==> flow/design.v <==
`timescale 1ns / 1ps
`timescale 1ps / 1ps
module btn_led(
    input sys_clk,
    input btnc,
    input btnu,
    input btnd,
    input btnl,
    input btnr,
    output [7:0]led,
    output [7:0]ja
    );
    reg [25:0] count = 0;
    reg [7:0]  a = 0;
    reg [7:0]  b = 0;
    reg [4:0] btn = 0;
    always@(posedge sys_clk) begin
        if (btnu == 1) begin
            btn = 5'b10000;
        end else if (btnd == 1) begin
            btn = 5'b01000;
        end else if (btnl == 1) begin
            btn = 5'b00100;
        end else if (btnr == 1) begin
            btn = 5'b00010;
        end else if (btnc == 1) begin
            btn = 5'b00001;
        end
        count <= count + 1;
        if (btn == 5'b00001) begin
            if (count < 25'h020_0000 || ( count > 25'h040_0000 && count < 25'h050_0000) 
            || ( count > 25'h070_0000 && count < 25'h090_0000) || ( count > 25'h0b0_0000 && count < 25'h0d0_0000)
            || ( count > 25'h0e0_0000 && count < 25'h0e4_0000)
            || ( count > 25'h0fc_0000 && count < 25'h100_0000)) begin  
                a[0] = count[0];
            end else begin
                a[0] = 1'b0;
            end
            if (count < 25'h004_0000 || ( count > 25'h01c_0000 && count < 25'h020_0000) 
            || ( count > 25'h040_0000 && count < 25'h050_0000) || ( count > 25'h070_0000 && count < 25'h078_0000)
            || ( count > 25'h0b0_0000 && count < 25'h0b8_0000) || ( count > 25'h0e0_0000 && count < 25'h0e4_0000)
            || ( count > 25'h0fc_0000 && count < 25'h100_0000)) begin  
                a[1] = count[1];
                a[2] = count[2];
            end else begin
                a[1] = 1'b0;
                a[2] = 1'b0;
            end
            if (count < 25'h020_0000 
            || ( count > 25'h040_0000 && count < 25'h050_0000) || ( count > 25'h070_0000 && count < 25'h078_0000)
            || ( count > 25'h0b0_0000 && count < 25'h0b8_0000) || ( count > 25'h0e4_0000 && count < 25'h0e8_0000)
            || ( count > 25'h0f8_0000 && count < 25'h0fc_0000)) begin  
                a[3] = count[3];
            end else begin
                a[3] = 1'b0;
            end
            if ( count < 25'h008_0000 
            || ( count > 25'h040_0000 && count < 25'h050_0000) || ( count > 25'h070_0000 && count < 25'h090_0000)
            || ( count > 25'h0b0_0000 && count < 25'h0b8_0000) || ( count > 25'h0e4_0000 && count < 25'h0e8_0000)
            || ( count > 25'h0f8_0000 && count < 25'h0fc_0000)) begin  
                a[4] = count[4];
            end else begin
                a[4] = 1'b0;
            end
            if ( count < 25'h010_0000 
            || ( count > 25'h040_0000 && count < 25'h050_0000) || ( count > 25'h088_0000 && count < 25'h090_0000)
            || ( count > 25'h0b0_0000 && count < 25'h0b8_0000) || ( count > 25'h0e8_0000 && count < 25'h0ec_0000)
            || ( count > 25'h0f4_0000 && count < 25'h0f8_0000)) begin  
                a[5] = count[5];
            end else begin
                a[5] = 1'b0;
            end
            if ( count < 25'h008_0000 || ( count > 25'h010_0000 && count < 25'h018_0000)
            || ( count > 25'h040_0000 && count < 25'h050_0000) || ( count > 25'h088_0000 && count < 25'h090_0000)
            || ( count > 25'h0b0_0000 && count < 25'h0b8_0000) || ( count > 25'h0e8_0000 && count < 25'h0ec_0000)
            || ( count > 25'h0f4_0000 && count < 25'h0f8_0000)) begin  
                a[6] = count[6];
            end else begin
                a[6] = 1'b0;
            end
            if ( count < 25'h008_0000 || ( count > 25'h018_0000 && count < 25'h020_0000)
            || ( count > 25'h040_0000 && count < 25'h050_0000) || ( count > 25'h070_0000 && count < 25'h090_0000)
            || ( count > 25'h0b0_0000 && count < 25'h0d0_0000) 
            || ( count > 25'h0ec_0000 && count < 25'h0f4_0000)) begin  
                a[7] = count[7];
            end else begin
                a[7] = 1'b0;
            end
            b = a;
        end
        else if (btn == 5'b10000) begin
            b = 8'b11111111;
        end
        else if (btn == 5'b01000) begin
            b[7] = count[24];
            b[6] = count[24];
            b[5] = count[24];
            b[4] = count[24];
            b[3] = count[24];
            b[2] = count[24];
            b[1] = count[24];
            b[0] = count[24];
        end
        else if (btn == 5'b00100) begin
            b[7] = count[25];
            b[6] = count[25];
            b[5] = count[25];
            b[4] = count[25];
            b[3] = count[25];
            b[2] = count[25];
            b[1] = count[25];
            b[0] = count[25];
        end
        else if (btn == 5'b00010) begin
            b[7] = count[23];
            b[6] = count[23];
            b[5] = count[23];
            b[4] = count[23];
            b[3] = count[23];
            b[2] = count[23];
            b[1] = count[23];
            b[0] = count[23];
        end
    end
    assign led[7:0] = b;
    assign ja[7:0] = b;
endmodule
Step by step through the tools: btn_led
The steps from the RTL of btn_led to its reports follow in flow order. Lines are those of the file above, counted from 1. The mark -- stands for no value.

Top: btn_led. Clock input: sys_clk. Library: sky130hd. Corner: tt_025C_1v80.

Elaborated design
Source: Yosys, flattened and elaborated, memories not mapped. Widths are those after wreduce. Registers that Yosys merges into a memory's read port (data or address) are not register bits. Print and check cells do not count. Equal cells are merged and count once.

For register bits the number is 39. Bits of input ports: 6. The figure for output and inout port bits is 16.

Under $add $sub $neg stands 1. Under $lt $le $gt $ge stands 31. For eq/ne operators the number is 5. Multiplexer cells: 18. For reductions and logical operators the number is 53.

Operators with widths (count): 26-bit by 24-bit greater-than comparator with 1-bit output with constant B (9); 26-bit by 24-bit < comparator with 1-bit output with constant B (9); 26-bit by 21-bit greater-than comparator with 1-bit output with constant B (3); 26-bit by 21-bit < comparator with 1-bit output with constant B (2); 26-bit by 23-bit greater-than comparator with 1-bit output with constant B (2); 26-bit by 23-bit < comparator with 1-bit output with constant B (2); 1-bit logical OR (36); 26-bit by 1-bit adder with 26-bit output with constant B (1); 26-bit by 19-bit < comparator with 1-bit output with constant B (1); 26-bit by 20-bit < comparator with 1-bit output with constant B (1); 26-bit by 22-bit < comparator with 1-bit output with constant B (1); 26-bit by 25-bit < comparator with 1-bit output with constant B (1); 5-bit 2-to-1 mux (5); 1-bit logical AND (16); 8-bit 2-to-1 mux (2); 1-bit 2-to-1 mux (11); 5-bit by 1-bit equality test with 1-bit output with constant B (1); 5-bit by 2-bit equality test with 1-bit output with constant B (1); 5-bit by 3-bit equality test with 1-bit output with constant B (1); 5-bit by 4-bit equality test with 1-bit output with constant B (1); 5-bit equality test with constant B (1); 5-bit nonzero test (1).

Longest topological paths
Longest topological path by Yosys (ltp), each cell counted once; first at word level (registers and memories cut), then after technology mapping (sequential cells cut; the memories' decode and read muxes count).

Depth in word-level cells: 11. ABC_AREA: 0. Under depth in mapped cells stands 8. For depth with buffers taken out the number is 7.

Synthesis result
The flow's flattened synthesis, as Yosys stat reports it; memories are mapped. The netlist is that of the ABC_AREA named above (0 if unset); the other value can give another one. Totals and module areas in this step are rounded.

Cells by type: sky130_fd_sc_hd__dfxtp_1 (count 31, area in all 620.595 sq um); sky130_fd_sc_hd__edfxtp_1 (count 8, area in all 240.23 sq um); sky130_fd_sc_hd__xnor2_1 (count 19, area in all 166.41 sq um); sky130_fd_sc_hd__nand3_1 (count 20, area in all 100.096 sq um); sky130_fd_sc_hd__buf_4 (count 8, area in all 60.058 sq um); sky130_fd_sc_hd__a21oi_1 (count 11, area in all 55.053 sq um); sky130_fd_sc_hd__a31o_1 (count 6, area in all 52.55 sq um); sky130_fd_sc_hd__nor2_1 (count 14, area in all 52.55 sq um); sky130_fd_sc_hd__xor2_1 (count 6, area in all 52.55 sq um); sky130_fd_sc_hd__nand2_1 (count 13, area in all 48.797 sq um); sky130_fd_sc_hd__or4b_4 (count 3, area in all 41.29 sq um); sky130_fd_sc_hd__and3_1 (count 6, area in all 37.536 sq um); sky130_fd_sc_hd__inv_1 (count 10, area in all 37.536 sq um); sky130_fd_sc_hd__nand4_1 (count 6, area in all 37.536 sq um); sky130_fd_sc_hd__buf_6 (count 3, area in all 33.782 sq um); sky130_fd_sc_hd__nor4_1 (count 5, area in all 31.28 sq um); sky130_fd_sc_hd__nor3_1 (count 6, area in all 30.029 sq um); sky130_fd_sc_hd__a2bb2oi_4 (count 1, area in all 26.275 sq um).

Not listed: further types 41, cells in them 69.

The figure for cell count is 245. The entry for cell area after synthesis reads 2248 sq um. For mapped flip-flops the number is 39. The entry for buffer cells reads 19.

Worst setup path after synthesis
Path of least setup slack by OpenSTA after synthesis, without wires, with an ideal clock, recovery checks aside; 20% of the period is set as input and as output delay. Where synthesis merged equal registers, the netlist keeps one of their names.

Path type: input -> register. From: input port btnc. To: register b[0]. Clock period: 3920 ps. Library setup time: 374 ps. The figure for launch time at the first pin is 784 ps. The figure for arrival time is 2159 ps. Required time: 3546 ps. For slack the number is 1388 ps. Under path delay stands 1749 ps. The figure for stages is 6. Synthesis period reached: 2532 ps.

"path delay" is the arrival time less input delay plus setup time. "stages" counts driving pins, that of a launching flip-flop among them; a cell with two outputs on the path counts twice. "synthesis period reached" = period - worst setup slack (recovery checks aside). The figure is calculated, with input and output delays left at 20% of the set period. The rows between start and end are the longest chain of elaborated cells between them; the timing report does not say that the signal goes this way. Where chains are equally long, one stands for them. Each line given opens the expression or statement behind the cell; cells for indexed reads and writes are added by Yosys, which also makes memories of some case tables. At most two assigning lines are given for a register; there are more. The path ends at the enable pin of a flip-flop; only ways to that pin are counted.

Cell sequence: sky130_fd_sc_hd__o211ai_1 sky130_fd_sc_hd__inv_1 sky130_fd_sc_hd__or2_2 sky130_fd_sc_hd__a2111oi_0 sky130_fd_sc_hd__a21oi_1 sky130_fd_sc_hd__o21ai_1. For cells in the longest elaborated chain the number is 7. Under elaborated cells on any way between the ends stands 11. Classes of those cells: eq/ne (5); mux (5); reduce/logical (1).

Ends and longest elaborated chain, post-synthesis: start: declaration (line 5) `input btnc,`; 5-bit 2-to-1 mux (line 26) `end else if (btnc == 1) begin`; 5-bit 2-to-1 mux (line 24) `end else if (btnr == 1) begin`; 5-bit 2-to-1 mux (line 22) `end else if (btnl == 1) begin`; 5-bit 2-to-1 mux (line 20) `end else if (btnd == 1) begin`; 5-bit 2-to-1 mux (line 18) `if (btnu == 1) begin`; 5-bit by 1-bit equality test with 1-bit output (line 30) `if (btn == 5'b00001) begin`; 5-bit nonzero test; end: assignment (line 89) `b = a;`; end: assignment (line 102) `b[0] = count[24];`; end: declaration (line 15) `reg [7:0]  b = 0;`.

Timing after layout
From the final timing report of entry A: the path of least setup slack in the routed layout; clock arrival at registers is part of the times. The report prints the path's times to 10 ps; the period is as set.

Path type: input -> register. From: input port btnd. To: register b[7]. Clock period: 3310 ps. Library setup time: 280 ps. The figure for launch time at the first pin is 660 ps. The figure for arrival time is 2680 ps. Required time: 3320 ps. For slack the number is 640 ps. The figure for stages is 9.

The rows between start and end are the longest chain of elaborated cells between them; the timing report does not say that the signal goes this way. Where chains are equally long, one stands for them. At most two assigning lines are given for a register; there are more. The path ends at the enable pin of a flip-flop; only ways to that pin are counted.

Cell sequence: sky130_fd_sc_hd__clkdlybuf4s50_1 sky130_fd_sc_hd__nor2_2 sky130_fd_sc_hd__o211ai_1 sky130_fd_sc_hd__inv_1 sky130_fd_sc_hd__or2_2 sky130_fd_sc_hd__a2111oi_0 sky130_fd_sc_hd__a21oi_1 sky130_fd_sc_hd__o21ai_1 sky130_fd_sc_hd__buf_4. For cells in the longest elaborated chain the number is 4. Under elaborated cells on any way between the ends stands 8. Classes of those cells: eq/ne (5); mux (2); reduce/logical (1).

Ends and longest elaborated chain, post-layout: start: declaration (line 7) `input btnd,`; 5-bit 2-to-1 mux (line 20) `end else if (btnd == 1) begin`; 5-bit 2-to-1 mux (line 18) `if (btnu == 1) begin`; 5-bit by 1-bit equality test with 1-bit output (line 30) `if (btn == 5'b00001) begin`; 5-bit nonzero test; end: assignment (line 89) `b = a;`; end: assignment (line 95) `b[7] = count[24];`; end: declaration (line 15) `reg [7:0]  b = 0;`.

Subject: btn_led on sky130hd, stored results

Hello all,

Settings and measured results of 2 stored flow runs for module btn_led (sky130hd), not sorted in any way. The constraints put input and output delay at 20% of the set period each and load the outputs with 0.01 pF. By "reached clock period" is meant the clock period of the run minus its worst setup slack. This is arithmetic on one report: input and output delays are still those of the set period (20% each). By "worst path time" is meant the share of the clock period that the worst setup path is allowed (20% is reserved at inputs, 20% at outputs), minus its slack. Clock arrival times at its registers enter into it. "overall power": no workload was simulated; the value follows from the tool's default switching activity. "worst path time" is known to 10 ps. The results are shown rounded.

Files of entry A:
==> flow/run.sh <==
#!/bin/bash
# the make line also repeats the synthesis and layout settings of config.mk as NAME=value (left out here)
make -C /OpenROAD-flow-scripts/flow DESIGN_CONFIG=/design/flow/config.mk WORK_HOME=/design/flow/orfs CLKGATE_MAP_FILE= finish
==> flow/config.mk <==
export PLATFORM = sky130hd
export DESIGN_NAME = btn_led
export DESIGN_NICKNAME = btn_led
export VERILOG_FILES = /design/flow/design.v
export SDC_FILE = /design/flow/constraint.sdc
export NUM_CORES = 4
export LEC_CHECK = 0
export CAP_MARGIN = 20
export CORE_MARGIN = 2
export CORE_UTILIZATION = 40
export SLEW_MARGIN = 20
==> flow/constraint.sdc <==
create_clock -name core_clock -period 3.31 [get_ports {sys_clk}]
set_input_delay 0.6620 -clock core_clock [delete_from_list [all_inputs] [get_ports {sys_clk}]]
set_output_delay 0.6620 -clock core_clock [all_outputs]
set_load 0.01 [all_outputs]

Results of entry A. The measured die outline area is 6,237 sq um. For the overall power the run shows 0.9987 mW. The reached clock period reads 2,673 ps. The worst path time stands at 2,010 ps. Class of the worst setup path: input -> register. The measured setup slack of the critical path is 637 ps. The worst-case hold slack is 491 ps. The area of the synthesized netlist comes to 2,248 sq um. The standard-cell area after routing reads 2,549 sq um. The post-route setup TNS comes to 0 ps. The utilization of the finished layout is 46.6%.

Files of entry B:
==> flow/run.sh <==
#!/bin/bash
# the make line also repeats the synthesis and layout settings of config.mk as NAME=value (left out here)
make -C /OpenROAD-flow-scripts/flow DESIGN_CONFIG=/design/flow/config.mk WORK_HOME=/design/flow/orfs CLKGATE_MAP_FILE= finish
==> flow/config.mk <==
export PLATFORM = sky130hd
export DESIGN_NAME = btn_led
export DESIGN_NICKNAME = btn_led
export VERILOG_FILES = /design/flow/design.v
export SDC_FILE = /design/flow/constraint.sdc
export NUM_CORES = 4
export LEC_CHECK = 0
export CAP_MARGIN = 20
export CORE_ASPECT_RATIO = 1.52
export CORE_MARGIN = 6
export CORE_UTILIZATION = 39
export CTS_CLUSTER_DIAMETER = 203
export CTS_CLUSTER_SIZE = 33
export PLACE_DENSITY_LB_ADDON = 0.07
export SETUP_SLACK_MARGIN = 0.23
export SLEW_MARGIN = 35
==> flow/constraint.sdc <==
create_clock -name core_clock -period 2.7 [get_ports {sys_clk}]
set_input_delay 0.5400 -clock core_clock [delete_from_list [all_inputs] [get_ports {sys_clk}]]
set_output_delay 0.5400 -clock core_clock [all_outputs]
set_load 0.01 [all_outputs]

Results of entry B. The measured die outline area is 7,771 sq um. For the overall power the run shows 1.240 mW. The reached clock period reads 2,425 ps. The worst path time stands at 1,890 ps. Class of the worst setup path: input -> register. The measured setup slack of the critical path is 275 ps. The worst-case hold slack is 475 ps. The area of the synthesized netlist comes to 2,248 sq um. The standard-cell area after routing reads 2,678 sq um. The post-route setup TNS comes to 0 ps. The utilization of the finished layout is 49.1%.

Thanks
